==> flow/design.v <==
module IDEX (clk, rst,flush,instr_in,extData_in,data1_in,data2_in,RegAddrI_in,RegAddrR_in,RegDst_in,ALUop_in,ALUsrc_in,MemRead_in,MemWrite_in,RegWrite_in,MemToReg_in ,instr_out,extData_out,data1_out,data2_out,RegAddrI_out,RegAddrR_out,RegDst_out,ALUop_out,ALUsrc_out,MemRead_out,MemWrite_out,RegWrite_out,MemToReg_out);
   input         clk;
   input         rst;
   input         flush;
   input  [31:0] instr_in;
   input  [31:0] extData_in;
   input  [31:0] data1_in;
   input  [31:0] data2_in;
   input  [4:0] RegAddrI_in;
   input  [4:0] RegAddrR_in;
   input  [1:0] RegDst_in;
   input  [4:0] ALUop_in;
   input  [1:0] ALUsrc_in;
   input  MemRead_in;
   input  MemWrite_in;
   input  RegWrite_in;
   input  [1:0] MemToReg_in;
   output [31:0] instr_out;
   input  [31:0] extData_out;
   output [31:0] data1_out;
   output [31:0] data2_out;
   output [4:0] RegAddrI_out;
   output [4:0] RegAddrR_out;
   output [1:0] RegDst_out;
   output [4:0] ALUop_out;
   output [1:0] ALUsrc_out;
   output MemRead_out;
   output MemWrite_out;
   output RegWrite_out;
   output [1:0] MemToReg_out;
   reg [31:0] instr;
   reg [31:0] extData;
   reg [31:0] data1;
   reg [31:0] data2;
   reg [4:0] RegAddrI;
   reg [4:0] RegAddrR;
   reg RegDst;
   reg [4:0] ALUop;
   reg [1:0] ALUsrc;
   reg MemRead;
   reg MemWrite;
   reg RegWrite;
   reg [1:0]MemToReg;
   always @(posedge clk or posedge rst) begin
      if ( rst ) 
        begin
            instr <= 0;
            extData <= 0;
            data1 <= 0;
            data2 <= 0;
            RegAddrI <= 0;
            RegAddrR <= 0;
            RegDst <= 0;
            ALUop <= 0;
            ALUsrc <= 0;
            MemRead <= 0;
            MemWrite <= 0;
            RegWrite <= 0;
            MemToReg <= 0;
        end
      else
        begin
          if(flush==0)
            begin
             instr <= instr_in;
             MemRead <= MemRead_in;
             MemWrite <= MemWrite_in;
             RegWrite <= RegWrite_in;
             MemToReg <= MemToReg_in;
            extData <= extData_in;
            data1 <= data1_in;
            data2 <= data2_in;
            RegAddrI <= RegAddrI_in;
            RegAddrR <= RegAddrR_in;
            RegDst <= RegDst_in;
            ALUop <= ALUop_in;
            ALUsrc <= ALUsrc_in;
           end
          else
            begin
            instr <=0;
             MemRead <= 0;
             MemWrite <= 0;
             RegWrite <= 0;
             MemToReg <= 0;
             extData <= 0;
             data1 <= 0;
             data2 <= 0;
             RegAddrI <= 0;
             RegAddrR <= 0;
             RegDst <= 0;
             ALUop <= 0;
             ALUsrc <= 0;
            end
        end
   end 
   assign instr_out=instr;
   assign extData_out=extData;
   assign data1_out = data1;
   assign data2_out = data2;
   assign RegAddrI_out = RegAddrI;
   assign RegAddrR_out = RegAddrR;
   assign RegDst_out = RegDst;
   assign ALUop_out = ALUop;
   assign ALUsrc_out = ALUsrc;
   assign MemRead_out = MemRead;
   assign MemWrite_out = MemWrite;
   assign RegWrite_out = RegWrite;
   assign MemToReg_out = MemToReg;
endmodule
## Step by step through the tools: IDEX

The steps from the RTL of IDEX to its reports follow in flow order.
Line numbers count from 1 in the design file above.
Library cell names are shortened.
The mark -- stands for no value.

- Top module: IDEX
- Clock input: clk
- Cell library: sky130hd
- Corner: tt_025C_1v80

## Word-level counts

Source: Yosys, flattened and elaborated, memories not mapped. Widths are those after wreduce; folded enables and synchronous resets count as part of the registers. Registers that Yosys merges into a memory's read port (data or address) are not register bits. Print and check cells do not count. Equal cells are merged and count once.

- Memories kept: 0
- Bits in writable memories: 0
- Input port bits: 187
- Latch bits: 0
- Cells after elaboration: 24
- Word width x clocked read ports: 0
- Memory bits (read-only): 0
- Register bits: 119
- Output and inout port bits: 120

- Mux-type cells: 12
- Reduce/logical cells: 0
- Eq/ne operators: 0
- Div/mod/pow operators: 0
- Multipliers: 0
- Shift-type cells: 0
- Magnitude comparators: 0
- Bitwise logic cells: 0
- Add/subtract/negate cells: 0

Operator list:

| kind | number |
|---|---|
| two-way mux 32 bit | 3 |
| two-way mux 5 bit | 3 |
| two-way mux 2 bit | 2 |
| two-way mux 1 bit | 4 |

## Logic depth

Longest topological path by Yosys (ltp), each cell counted once; first at word level (registers and memories cut), then after technology mapping (sequential cells cut; the memories' decode and read muxes count).

- Depth after elaboration: 1
- ABC_AREA: 0
- Depth in mapped cells: 3
- Gate-level depth less buffers: 1

## Netlist

Source: synth_stat.txt of the flow (Yosys; design flattened, memories mapped). It holds for the ABC_AREA given above (unset counts as 0); a run with the other value may have another netlist.
The area totals of this step are shown rounded.

- Buffer cells: 15
- Flip-flop cells: 119
- Mapped cells: 255
- Synthesis area: 3,800 µm²
- Sequential part of the area: 3,000 µm²

Cells by type:

| cell | number | area in all (µm²) |
|---|---|---|
| dfrtp_1 | 119 | 2.98E+03 |
| nor2b_1 | 119 | 744.464 |
| buf_4 | 11 | 82.579 |
| buf_2 | 3 | 15.014 |
| buf_6 | 1 | 11.261 |
| conb_1 | 1 | 3.754 |
| inv_1 | 1 | 3.754 |

## Timing after synthesis

Path of least setup slack by OpenSTA after synthesis, without wires, with an ideal clock, recovery checks aside; 20% of the period is set as input and as output delay. Where synthesis merged equal registers, the netlist keeps one of their names.

- Kind: input -> register
- Start: input flush
- End: register instr[20]
- Period: 0.617 ns
- Required time: 0.499 ns
- Stages: 3
- Library setup time: 0.118 ns
- Input delay: 0.123 ns
- Path buffers: 2
- Data arrival time: 0.486 ns
- Setup slack: 0.013 ns
- Time at the first pin: 0.123 ns
- Delay of the path: 0.481 ns
- Synthesis period reached: 0.604 ns

"delay of the path" is the arrival time less input delay plus setup time.
"stages": output pins that drive a net of the path, with the launching flip-flop's if there is one; two outputs of one cell count as two.
"synthesis period reached" is the clock period less the worst setup slack; recovery checks do not enter. This is arithmetic on one report: input and output delays are still those of the set period (20% each).
Between the ends stands the longest chain of elaborated cells between them, by number of cells; it is not shown to be the way that was timed. Of several equally long chains one is given.
Each line given opens the expression or statement behind the cell; cells for indexed reads and writes are added by Yosys, which also makes memories of some case tables.
A register here has more assigning lines than the two given.

- Path through: buf_2 buf_4 nor2b_1
- Length of the longest elaborated chain: 1
- Elaborated cells between the ends (all ways): 1
- Source lines of those cells: 1
- Classes of those cells: mux: 1

RTL lines, path after synthesis:

| what | RTL line | RTL |
|---|---|---|
| start: declaration | 4 | `input         flush;` |
| two-way mux 32 bit | 63 | `if(flush==0)` |
| end: assignment | 47 | `instr <= 0;` |
| end: assignment | 65 | `instr <= instr_in;` |
| end: declaration | 31 | `reg [31:0] instr;` |

Stored flow runs of IDEX (2 of them; Yosys, OpenROAD, sky130hd). They differ in their settings and are not a sequence. Constraints: input delay and output delay 20% of the set period each, output load 0.01 pF.

### Stored run 1

Settings: `period_ns=0.621`, `CORE_UTILIZATION=56`, `SETUP_SLACK_MARGIN=0.1`, `PLACE_DENSITY_LB_ADDON=0.04`, `CORE_MARGIN=10`, `CELL_PAD_IN_SITES_GLOBAL_PLACEMENT=1`, `CELL_PAD_IN_SITES_DETAIL_PLACEMENT=0`, `ABC_AREA=0`, `CTS_CLUSTER_SIZE=40`, `MIN_ROUTING_LAYER=met1`, `CAP_MARGIN=20`, `SLEW_MARGIN=20`

Did not finish, placement stopped with FLW-0024.

### Stored run 2

Settings: `period_ns=0.375`, `CORE_UTILIZATION=69`, `PLACE_DENSITY_LB_ADDON=0.11`, `CORE_ASPECT_RATIO=1.98`, `CORE_MARGIN=8`, `CELL_PAD_IN_SITES_DETAIL_PLACEMENT=0`, `TNS_END_PERCENT=50`, `GPL_TIMING_DRIVEN=0`, `SLEW_MARGIN=0`, `MIN_ROUTING_LAYER=met2`, `CAP_MARGIN=20`

Did not finish, placement stopped with FLW-0024.
